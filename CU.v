==> flow/design.v <==
`timescale 1ns / 1ps
module CU (clk,rst, instr, result2, operand1, operand2, offset, opcode, sel1, sel3,w_r,newreg0,newreg1,newreg2,newreg3);
    parameter DATA_WIDTH = 8;  
    parameter ADDR_BITS = 5;  
    parameter INSTR_WIDTH =20; 
    input clk,rst;
    input [INSTR_WIDTH-1:0]instr;
    input [DATA_WIDTH-1:0] result2;
    output reg [DATA_WIDTH-1:0] operand1;
    output reg [DATA_WIDTH-1:0] operand2;
    output reg [DATA_WIDTH-1:0] offset;
    output reg [3:0] opcode;
    output reg sel1, sel3, w_r;
    reg [DATA_WIDTH-1:0] regfile [0:3];
    reg [INSTR_WIDTH-1:0]instruction;
    output reg [DATA_WIDTH-1:0] newreg0,newreg1,newreg2,newreg3;
    parameter RESET = 4'b0000;
    parameter DECODE = 4'b0001;
    parameter EXECUTE = 4'b0010;
    parameter MEM_ACCESS = 4'b0100;
    parameter WRITE_BACK = 4'b1000;
    reg [3:0] state = RESET;
    always @(posedge clk) begin
        instruction = instr;
        case (state)
            RESET : begin  
                if (instruction[19:18] == 2'b00)  begin
                    state = RESET; 
                    end else begin
                    state = DECODE;  
                    end
                regfile[0]<= 8'd0;
                regfile[1]<= 8'd1;
                regfile[2]<= 8'd2;
                regfile[3]<= 8'd3;
              newreg0 <=regfile[0];
              newreg1 <=regfile[1];
              newreg2 <=regfile[2];
              newreg3 <=regfile[3];
                operand1 <= #(DATA_WIDTH)'d0;
                operand2 <= #(DATA_WIDTH)'d0;
                offset <= #(DATA_WIDTH)'d0;
                opcode <= 4'b1111;
                sel1 <= 0;
                sel3 <= 0;
                w_r <= 0;
            end
            DECODE : begin  
                state = EXECUTE;  
                if (instruction[19:18] == 2'b1) begin  
                    operand1 <= regfile[instruction[15:14]];  
                    operand2 <= regfile[instruction[13:12]];  
                    offset <= instruction[11:4];
                    opcode <= instruction[3:0];
                   sel1 <= 1;
                    sel3 <= 0;
                    w_r <= 0;
                end else if (instruction[19:18] == 2'b10) begin  
                    operand1 <= regfile[instruction[15:14]];  
                    operand2 <= regfile[instruction[17:16]];  
                    offset <= instruction[11:4];
                    opcode <= instruction[3:0];
                    sel1 <= 0;  
                    sel3 <= 1;  
                    w_r <= 0;
                end else if (instruction[19:18] == 2'b11) begin  
				    operand1 <= regfile[instruction[15:14]];  
                    operand2 <= regfile[instruction[17:16]];  
                    offset <= instruction[11:4];
                    opcode <= instruction[3:0];
                    sel1 <= 0;  
                    sel3 <= 1;  
                    w_r <= 1;
                end
            end
            EXECUTE: begin  
                state = MEM_ACCESS;  
                if (instruction[19:18] == 2'b01) begin  
                    state = WRITE_BACK;
                    operand1 <= regfile[instruction[15:14]];  
                    operand2 <= regfile[instruction[13:12]];  
                    offset <= instruction[11:4];
                    opcode <= instruction[3:0];
                    sel1 <= 1;
                    sel3 <= 0;
                    w_r <= 0;
                end else if (instruction[19:18] == 2'b10) begin  
                    operand1 <= regfile[instruction[15:14]];  
                    operand2 <= regfile[instruction[17:16]];  
                    offset <= instruction[11:4];
                    opcode <= instruction[3:0];
                    sel1 <= 0;  
                    sel3 <= 1;  
                    w_r <= 0;
                end else if (instruction[19:18] == 2'b11) begin  
                  	operand1 <= regfile[instruction[15:14]];  
                    operand2 <= regfile[instruction[17:16]];  
                    offset <= instruction[11:4];
                    opcode <= instruction[3:0];
                    sel1 <= 0;  
                    sel3 <= 1;  
                    w_r <= 1;
                end
            end
            MEM_ACCESS: begin  
                state = WRITE_BACK;  
                if (instruction[19:18] == 2'b10) begin  
                    operand1 <= regfile[instruction[15:14]];  
                    operand2 <= regfile[instruction[17:16]];  
                    offset <= instruction[11:4];
                    opcode <= instruction[3:0];
                    sel1 <= 0;  
                    sel3 <= 1;  
                    w_r <= 0;
                end else if (instruction[19:18] == 2'b11) begin  
                  	state = DECODE;
                  	operand1 <= regfile[instruction[15:14]];  
                    operand2 <= regfile[instruction[17:16]];  
                    offset <= instruction[11:4];
                    opcode <= instruction[3:0];
                    sel1 <= 0;  
                    sel3 <= 1;  
                    w_r <= 1;
                end
            end
            WRITE_BACK: begin  
                state = DECODE;  
                if (instruction[19:18] == 2'b01) begin  
                    regfile[instruction[17:16]] <= result2;  
				  newreg0 <=regfile[0];
            	  newreg1 <=regfile[1];
              	  newreg2 <=regfile[2];
                  newreg3 <=regfile[3];
                    operand1 <= regfile[instruction[15:14]];  
                    operand2 <= regfile[instruction[13:12]];  
                    offset <= instruction[11:4];
                    opcode <= instruction[3:0];
                    sel1 <= 1;
                    sel3 <= 0;
                    w_r <= 0;
                end else if (instruction[19:18] == 2'b11) begin  
                  newreg0 <=regfile[0];
              newreg1 <=regfile[1];
              newreg2 <=regfile[2];
              newreg3 <=regfile[3];
                    regfile[instruction[17:16]] <= result2;  
                    operand1 <= regfile[instruction[15:14]];  
                    operand2 <= regfile[instruction[17:16]];  
                    offset <= instruction[11:4];
                    opcode <= instruction[3:0];
                    sel1 <= 0;  
                    sel3 <= 1;  
                    w_r <= 1;
                end else if (instruction[19:18] == 2'b10) begin  
                  regfile[instruction[17:16]] <= result2;
                  newreg0 <=regfile[0];
                  newreg1 <=regfile[1];
                  newreg2 <=regfile[2];
                  newreg3 <=regfile[3]; 
                    operand1 <= regfile[instruction[15:14]];  
                    operand2 <= regfile[instruction[17:16]];  
                    offset <= instruction[11:4];
                    opcode <= instruction[3:0];
                    sel1 <= 0;  
                    sel3 <= 1;  
                    w_r <= 0;
                end
            end
            default:  
            state = RESET;  
        endcase
    end
endmodule
## Step by step through the tools: CU

What the tools print for CU, step after step.
Line numbers count from 1 in the design file above.
Operators: Yosys type, input widths -> output width; for muxes data width and select width s.
The mark n/a stands for no value.

- Design top: CU
- Clock input: clk
- Library: sky130hd
- Library corner: tt_025C_1v80

## After elaboration

Yosys after proc, flatten, opt, wreduce and memory -nomap, before mapping. Memory bits, and registers merged into a memory's read port (data or address), are not among the register bits. Print and check cells are not counted. Equal cells are merged and count once.
Yosys's memory passes give these memory sizes; they may raise the number of words (mostly to a power of two), join words into wider ones and drop unused or constant bits.

- Register bits: 67
- RAM bits: 32
- Memory cells: 1
- Input bits: 30
- Elaborated cells: 124

Memories:

| memory | words | width | RTL line | source |
|---|---|---|---|---|
| regfile | 4 | 8 | 14 | `reg [DATA_WIDTH-1:0] regfile [0:3];` |

- Eq/ne operators: 8
- Muxes and demuxes: 93
- Bitwise logic cells: 2
- Reduce/logical cells: 8

Operators with widths:

| cell | number |
|---|---|
| $mux 8 | 42 |
| $pmux 8 s4 | 3 |
| $pmux 8 s2 | 4 |
| $mux 4 | 9 |
| $mux 1 | 29 |
| $pmux 4 s5 | 1 |
| $pmux 4 s4 | 1 |
| $pmux 1 s4 | 3 |
| $reduce_or 8->1 | 1 |
| $reduce_bool 5->1 | 1 |
| $eq 2x2->1 const B | 2 |
| $reduce_and 2->1 | 2 |
| $eq 4x1->1 const B | 1 |
| $eq 4x2->1 const B | 1 |
| $eq 4x3->1 const B | 1 |
| $eq 4x4->1 const B | 1 |
| $ne 4x4->1 const B | 1 |
| $logic_not 4->1 | 1 |
| $or 1x1->1 | 2 |
| $eq 2x1->1 const B | 1 |
| $logic_not 2->1 | 1 |
| $reduce_bool 2->1 | 1 |
| $reduce_or 2->1 | 1 |
| $mux 2 | 1 |

## Logic depth

Yosys ltp: most cells in a row. Word level: on the elaborated netlist, between registers, memories and ports. Mapped: between sequential cells and ports; inverters and the memories' decode and read muxes count.

- Depth in word-level cells: 8
- ABC_AREA: 0
- Gate-level depth with buffers: 8

## Synthesis result

Source: synth_stat.txt of the flow (Yosys; design flattened, memories mapped). It holds for the ABC_AREA given above (unset counts as 0); a run with the other value may have another netlist.

- Standard cells after synthesis: 341
- Synthesis area: 4618.2 sq um
- Sequential area: 2932.8 sq um
- Flip-flops: 99

Cells by type:

| cell | number |
|---|---|
| sky130_fd_sc_hd__edfxtp_1 | 95 |
| sky130_fd_sc_hd__mux2i_1 | 22 |
| sky130_fd_sc_hd__mux4_2 | 8 |
| sky130_fd_sc_hd__and2_1 | 24 |
| sky130_fd_sc_hd__nand2_1 | 29 |
| sky130_fd_sc_hd__a21oi_1 | 17 |
| sky130_fd_sc_hd__a32o_1 | 8 |
| sky130_fd_sc_hd__dfxtp_1 | 4 |
| sky130_fd_sc_hd__a22oi_1 | 10 |
| sky130_fd_sc_hd__a22o_1 | 8 |
| sky130_fd_sc_hd__or3_1 | 10 |
| sky130_fd_sc_hd__clkbuf_1 | 14 |
| sky130_fd_sc_hd__and3_1 | 6 |
| sky130_fd_sc_hd__o211ai_1 | 5 |
| sky130_fd_sc_hd__nand3_1 | 7 |
| sky130_fd_sc_hd__inv_1 | 9 |
| sky130_fd_sc_hd__nor2_1 | 9 |
| sky130_fd_sc_hd__a221oi_2 | 2 |

Not listed: further types 31, cells in them 54.

## Worst setup path after synthesis

Source: OpenSTA report_checks on the synthesized netlist (no wires, ideal clock, input and output delay 20% of the period each), path of least setup slack; recovery checks are left aside. Register names are those of the netlist, which keeps one name where synthesis merged equal registers.

- Kind: input port to flip-flop
- Start: input port instr[18]
- End: register offset[0]
- Clock period: 5160 ps
- External input delay: 1032 ps
- Arrival time: 3122 ps
- Setup slack: 1607 ps
- Path delay: 2521 ps
- Stages: 5
- Buffers on the path: 2
- Period reached after synthesis: 3553 ps

"path delay" = arrival - input delay + setup time.
"stages" counts driving pins, that of a launching flip-flop among them; a cell with two outputs on the path counts twice.
"period reached after synthesis" is the clock period less the worst setup slack; recovery checks do not enter. This is arithmetic on one report: input and output delays are still those of the set period (20% each).
The rows between start and end are the longest chain of elaborated cells between them; the timing report does not say that the signal goes this way. Where chains are equally long, one stands for them.
Each line given opens the expression or statement behind the cell; cells for indexed reads and writes are added by Yosys, which also makes memories of some case tables.
A register here has more assigning lines than the two given.
The path ends at the enable pin of a flip-flop; only ways to that pin are counted.

- Path through: sky130_fd_sc_hd__buf_4 sky130_fd_sc_hd__or2_2 sky130_fd_sc_hd__clkbuf_1 sky130_fd_sc_hd__a21oi_1 sky130_fd_sc_hd__o22ai_1
- Length of the longest elaborated chain: 3
- Elaborated cells between the ends (all ways): 5

RTL lines, path after synthesis:

| element | RTL line | source |
|---|---|---|
| from (decl) | 7 | `input [INSTR_WIDTH-1:0]instr;` |
| $eq 2x1->1 | 128 | `if (instruction[19:18] == 2'b01) begin` |
| $ne 4x4->1 | n/a |  |
| $reduce_and 2->1 | n/a |  |
| to (assign) | 119 | `offset <= instruction[11:4];` |
| to (assign) | 136 | `offset <= instruction[11:4];` |
| to (decl) | 11 | `output reg [DATA_WIDTH-1:0] offset;` |

## Worst path after layout

Path of least setup slack in the final report of flow run A (OpenROAD, finished layout, wires in). Where an end is a register, its clock arrival counts in the times.
The report prints the path's times to 10 ps; the period is as set.

- Kind: flip-flop to flip-flop
- Start: register state[2]
- End: register operand2[7]
- Clock period: 2300 ps
- Arrival time: 2340 ps
- Setup slack: 140 ps
- Stages: 6
- Buffers on the path: 0

The rows between start and end are the longest chain of elaborated cells between them; the timing report does not say that the signal goes this way. Where chains are equally long, one stands for them.
A register here has more assigning lines than the two given.
The path ends at the data pin of a flip-flop with enable; ways to the enable are not counted.

- Path through: sky130_fd_sc_hd__dfxtp_1 sky130_fd_sc_hd__or3b_4 sky130_fd_sc_hd__a211o_4 sky130_fd_sc_hd__mux2_4 sky130_fd_sc_hd__mux2i_1 sky130_fd_sc_hd__a221oi_2
- Length of the longest elaborated chain: 3
- Elaborated cells between the ends (all ways): 7
- Source lines of those cells: 1

RTL lines, path after layout:

| element | RTL line | source |
|---|---|---|
| from (decl) | 22 | `reg [3:0] state = RESET;` |
| from (assign) | 28 | `state = RESET;` |
| from (assign) | 30 | `state = DECODE;` |
| $eq 4x2->1 | 25 | `case (state)` |
| $reduce_or 2->1 | n/a |  |
| $pmux 8 s4 | 25 |  |
| to (assign) | 41 | `operand2 <= #(DATA_WIDTH)'d0;` |
| to (assign) | 52 | `operand2 <= regfile[instruction[13:12]];` |
| to (decl) | 10 | `output reg [DATA_WIDTH-1:0] operand2;` |

==> results <==
Measured results for CU: 2 stored runs of the Yosys and OpenROAD flow on sky130hd. The settings differ; the order carries no meaning. The constraints put input and output delay at 20% of the set period each and load the outputs with 0.01 pF.
"reached clock period" means the clock period less the worst setup slack. The figure is calculated, with input and output delays left at 20% of the set period.
"critical path time" is the time allowed to the run's worst setup path (the clock period less input and output delay, where it has them) less its slack. Clock arrival times count: a late capture clock shortens it, a late launch clock lengthens it.
By "total power after layout" is meant OpenSTA's value without simulated activity: inputs other than the clock are taken to toggle once in ten clock periods, and the tool carries that through the logic.
"critical path time" is given in steps of 10 ps.

### Flow run A

==> flow/run.sh <==
#!/bin/bash
# the make line also repeats the synthesis and layout settings of config.mk as NAME=value (left out here)
make -C /OpenROAD-flow-scripts/flow DESIGN_CONFIG=/design/flow/config.mk WORK_HOME=/design/flow/orfs CLKGATE_MAP_FILE= finish
==> flow/config.mk <==
export PLATFORM = sky130hd
export DESIGN_NAME = CU
export DESIGN_NICKNAME = CU
export VERILOG_FILES = /design/flow/design.v
export SDC_FILE = /design/flow/constraint.sdc
export NUM_CORES = 4
export LEC_CHECK = 0
export CAP_MARGIN = 20
export CELL_PAD_IN_SITES_GLOBAL_PLACEMENT = 1
export CORE_MARGIN = 5
export CORE_UTILIZATION = 31
export GPL_ROUTABILITY_DRIVEN = 0
export GPL_TIMING_DRIVEN = 1
export MAX_ROUTING_LAYER = met4
export PLACE_DENSITY_LB_ADDON = 0.14
export SLEW_MARGIN = 20
==> flow/constraint.sdc <==
create_clock -name core_clock -period 2.3 [get_ports {clk}]
set_input_delay 0.4600 -clock core_clock [delete_from_list [all_inputs] [get_ports {clk}]]
set_output_delay 0.4600 -clock core_clock [all_outputs]
set_load 0.01 [all_outputs]

Results of flow run A:
- Total negative slack: 0 ps
- Standard-cell area of the final layout: 6352.3 sq um
- Total power after layout: 8912 uW
- Lowest hold slack: 481 ps
- Critical path time: 2160 ps
- Class of the worst setup path: flip-flop to flip-flop
- Reached clock period: 2162 ps
- Setup slack of the worst path: 138 ps
- Full die area: 17438.5 sq um
- Synthesized cell area: 4618.2 sq um
- Utilization in the final report: 43.5%

### Flow run B

==> flow/run.sh <==
#!/bin/bash
# the make line also repeats the synthesis and layout settings of config.mk as NAME=value (left out here)
make -C /OpenROAD-flow-scripts/flow DESIGN_CONFIG=/design/flow/config.mk WORK_HOME=/design/flow/orfs CLKGATE_MAP_FILE= finish
==> flow/config.mk <==
export PLATFORM = sky130hd
export DESIGN_NAME = CU
export DESIGN_NICKNAME = CU
export VERILOG_FILES = /design/flow/design.v
export SDC_FILE = /design/flow/constraint.sdc
export NUM_CORES = 4
export LEC_CHECK = 0
export ABC_AREA = 0
export CAP_MARGIN = 20
export CELL_PAD_IN_SITES_DETAIL_PLACEMENT = 0
export CELL_PAD_IN_SITES_GLOBAL_PLACEMENT = 0
export CORE_ASPECT_RATIO = 1.33
export CORE_MARGIN = 2
export CORE_UTILIZATION = 52
export PLACE_DENSITY_LB_ADDON = 0.02
export SLEW_MARGIN = 20
==> flow/constraint.sdc <==
create_clock -name core_clock -period 5.97 [get_ports {clk}]
set_input_delay 1.1940 -clock core_clock [delete_from_list [all_inputs] [get_ports {clk}]]
set_output_delay 1.1940 -clock core_clock [all_outputs]
set_load 0.01 [all_outputs]

Results of flow run B:
- Total negative slack: 0 ps
- Total power after layout: 3236 uW
- Standard-cell area of the final layout: 5868.1 sq um
- Full die area: 9658.4 sq um
- Utilization in the final report: 68.3%
- Setup slack of the worst path: 2231 ps
- Synthesized cell area: 4618.2 sq um
- Reached clock period: 3739 ps
- Critical path time: 2550 ps
- Class of the worst setup path: input port to flip-flop
- Lowest hold slack: 482 ps
